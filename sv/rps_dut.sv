==> flow/design.v <==
module rps_dut(
    input r1, p1, s1,
    input r2, p2, s2,
    output reg [31:0] score1, score2,
    input go1, go2,
    input clk, rst,
    output reg dut_busy);
wire win1 = (r1 & s2) | (s1 & p2) | (p1 & r2);
wire win2 = (r2 & s1) | (s2 & p1) | (p2 & r1);
assign both_ready = go1 & go2;
reg [31:0] tie_score;
always @(posedge clk) begin
    if(!rst) begin
        dut_busy <= 0;
        score1 <= 0;
        score2 <= 0;
        tie_score <= 0;
    end else begin
        if (both_ready) begin
            dut_busy <= 1;
            if(win1)
                score1 <= score1 + 1;
            else if(win2)
                score2 <= score2 + 1;
            else
                tie_score <= tie_score + 1;
        end else begin
            dut_busy <= 0;
        end
    end
end
endmodule
* Tool chain data of rps_dut *
Tool output for the design above, in the order of the flow.
Line numbers count from 1 in the design file above.
Library cell names are shortened.
The mark n/a stands for no value.

design
  top = rps_dut
  clock input = clk
  library = sky130hd
  library corner = tt_025C_1v80

* Word-level counts *
Source: Yosys, flattened and elaborated, memories not mapped. Widths are those after wreduce. Registers that Yosys merges into a memory's read port (data or address) are not register bits. Print and check cells do not count. Equal cells are merged and count once.

storage and ports
  flip-flop bits (word level) = 65
  bits of input ports = 10
  output and inout bits = 65

operators by class
  $add $sub $neg = 2
  multiplexer cells = 1
  bitwise operators = 12
  reduce/logical cells = 2

operator list
  operator                                                  number
  32-bit by 1-bit adder with 32-bit output with constant B  2
  1-bit AND                                                 7
  1-bit OR                                                  4
  3-bit AND reduction                                       1
  2-bit AND reduction                                       1
  1-bit inverter                                            1
  1-bit two-way mux                                         1

* Logic depth *
Depth = most cells in a row (Yosys ltp): at word level without a register or memory, in the mapped netlist without a sequential cell, where the memories' decode and read muxes count.

depth
  word-level depth = 5
  ABC_AREA = 0
  gate-level depth with buffers = 6

* After synthesis *
Yosys stat after the flow's synthesis: flattened, memories mapped to cells. It holds for the ABC_AREA given above (unset counts as 0); a run with the other value may have another netlist.
The area totals of this step are shown rounded.

cell types
  cell      number  total area (µm²)
  dfxtp_1   65      1.3E+03
  a21oi_1   34      170.163
  mux2i_1   17      170.163
  or4_1     21      157.651
  o31ai_1   20      150.144
  nand4_1   22      137.632
  nand2_1   36      135.13
  nor4_1    16      100.096
  nand2b_1  14      87.584
  or3_1     14      87.584
  xnor2_1   10      87.584
  and4_1    9       78.826
  clkbuf_1  19      71.318
  nand3_1   13      65.062
  o21ai_0   13      65.062
  nor2_1    16      60.058
  and3_1    6       37.536
  inv_1     10      37.536

Other cell types: 16; their cells: 32.

mapped netlist
  standard cells after synthesis = 387
  chip area (Yosys) = 3243 µm²
  area of sequential cells = 1301 µm²
  flip-flop cells = 65
  buffer cells = 22

* Worst setup path after synthesis *
Source: OpenSTA report_checks on the synthesized netlist (no wires, ideal clock, input and output delay 20% of the period each), path of least setup slack; recovery checks are left aside. Register names are those of the netlist, which keeps one name where synthesis merged equal registers.

timing path after synthesis
  kind = input -> register
  start point = input r1
  end point = register (name not given)
  clock period = 2.36 ns
  external input delay = 0.472 ns
  launch time at the first pin = 0.472 ns
  arrival = 2.091 ns
  required time = 2.290 ns
  path slack = 0.198 ns
  path delay = 1.689 ns
  stages = 5
  path buffers = 1
  synthesis period reached = 2.162 ns

"path delay" is the arrival time less input delay plus setup time.
"stages" counts driving pins, that of a launching flip-flop among them; a cell with two outputs on the path counts twice.
"synthesis period reached" is the clock period less the worst setup slack; recovery checks do not enter. This is arithmetic on one report: input and output delays are still those of the set period (20% each).
The rows between start and end are the longest chain of elaborated cells between them; the timing report does not say that the signal goes this way. Where chains are equally long, one stands for them.
Each line given opens the expression or statement behind the cell; cells for indexed reads and writes are added by Yosys, which also makes memories of some case tables.

between the ends, after synthesis
  path through = a222oi_1 nand3b_1 buf_2 or4_1 a21oi_1
  cells in the longest elaborated chain = 5
  elaborated cells on any way between the ends = 7
  source lines of those cells = 2
  classes of those cells = logic: 6; reduce/logical: 1

ends and longest elaborated chain, after synthesis
  what                   line  source
  start, declared        2     input r1, p1, s1,
  1-bit AND              8     wire win1 = (r1 & s2) | (s1 & p2) | (p1 & r2);
  1-bit OR (2 in a row)  8
  1-bit inverter         n/a
  3-bit AND reduction    n/a
  end, assigned          16
  end, assigned          24
  end, declared          4

* Path in the finished layout *
Path of least setup slack in the final report of run B (OpenROAD, finished layout, wires in). Where an end is a register, its clock arrival counts in the times.

timing path after layout
  kind = input -> register
  start point = input r1
  end point = register (name not given)
  clock period = 3.22 ns
  external input delay = 0.64 ns
  launch time at the first pin = 0.64 ns
  arrival = 2.91 ns
  required time = 3.40 ns
  path slack = 0.49 ns
  stages = 7
  path buffers = 3

The rows between start and end are the longest chain of elaborated cells between them; the timing report does not say that the signal goes this way. Where chains are equally long, one stands for them.

between the ends, after layout
  path through = clkdlybuf4s50_1 a222oi_1 nand3b_1 buf_2 buf_1 o31ai_1 a21oi_1
  cells in the longest elaborated chain = 5
  elaborated cells on any way between the ends = 7
  source lines of those cells = 2
  classes of those cells = logic: 6; reduce/logical: 1

ends and longest elaborated chain, after layout
  what                   line  source
  start, declared        2     input r1, p1, s1,
  1-bit AND              8     wire win1 = (r1 & s2) | (s1 & p2) | (p1 & r2);
  1-bit OR (2 in a row)  8
  1-bit inverter         n/a
  3-bit AND reduction    n/a
  end, assigned          16
  end, assigned          24
  end, declared          4

Module rps_dut, platform sky130hd: 2 stored runs of the flow (Yosys, OpenROAD) with differing settings, in no particular order. Input and output delays are each 20% of the period that was set; the output load is 0.01 pF.
"clock period achieved" = clock period - worst setup slack. The figure is calculated, with input and output delays left at 20% of the set period.
"critical path time": the worst setup path's part of the clock period (all of it between registers, 20% less for each end at a port) less its slack. A launch clock that arrives late makes it longer, a capture clock that arrives late makes it shorter.
"total power of the final layout" is the tool's figure for a default switching activity; nothing was simulated.
The measured numbers are rounded.
Among the settings, . means not set for that run.
Results: . = not shown.

name                                          run A  run B
period_ns                                     4.57   3.22
CORE_UTILIZATION                              72     38
PLACE_DENSITY_LB_ADDON                        0.09   0.01
CORE_MARGIN                                   3      2
CELL_PAD_IN_SITES_DETAIL_PLACEMENT            1      .
ABC_AREA                                      1      .
GPL_TIMING_DRIVEN                             1      0
CTS_CLUSTER_DIAMETER                          210    .
CAP_MARGIN                                    20     15
SLEW_MARGIN                                   20     20
SETUP_SLACK_MARGIN                            .      0.0
CTS_CLUSTER_SIZE                              .      49
post-route worst hold slack (ns)              .      0.492
worst slack on setup checks (ns)              .      0.492
setup total negative slack (ns)               .      0.000
standard-cell area of the final layout (µm²)  .      4328
chip area in the Yosys report (µm²)           .      3243
utilization (%)                               .      52.4
total power of the final layout (µW)          .      1604
critical path time (ns)                       .      2.08
class of the worst setup path                 .      input -> register
clock period achieved (ns)                    .      2.728
die size (µm²)                                .      9289

Run A: no final report: placement broke off with FLW-0024
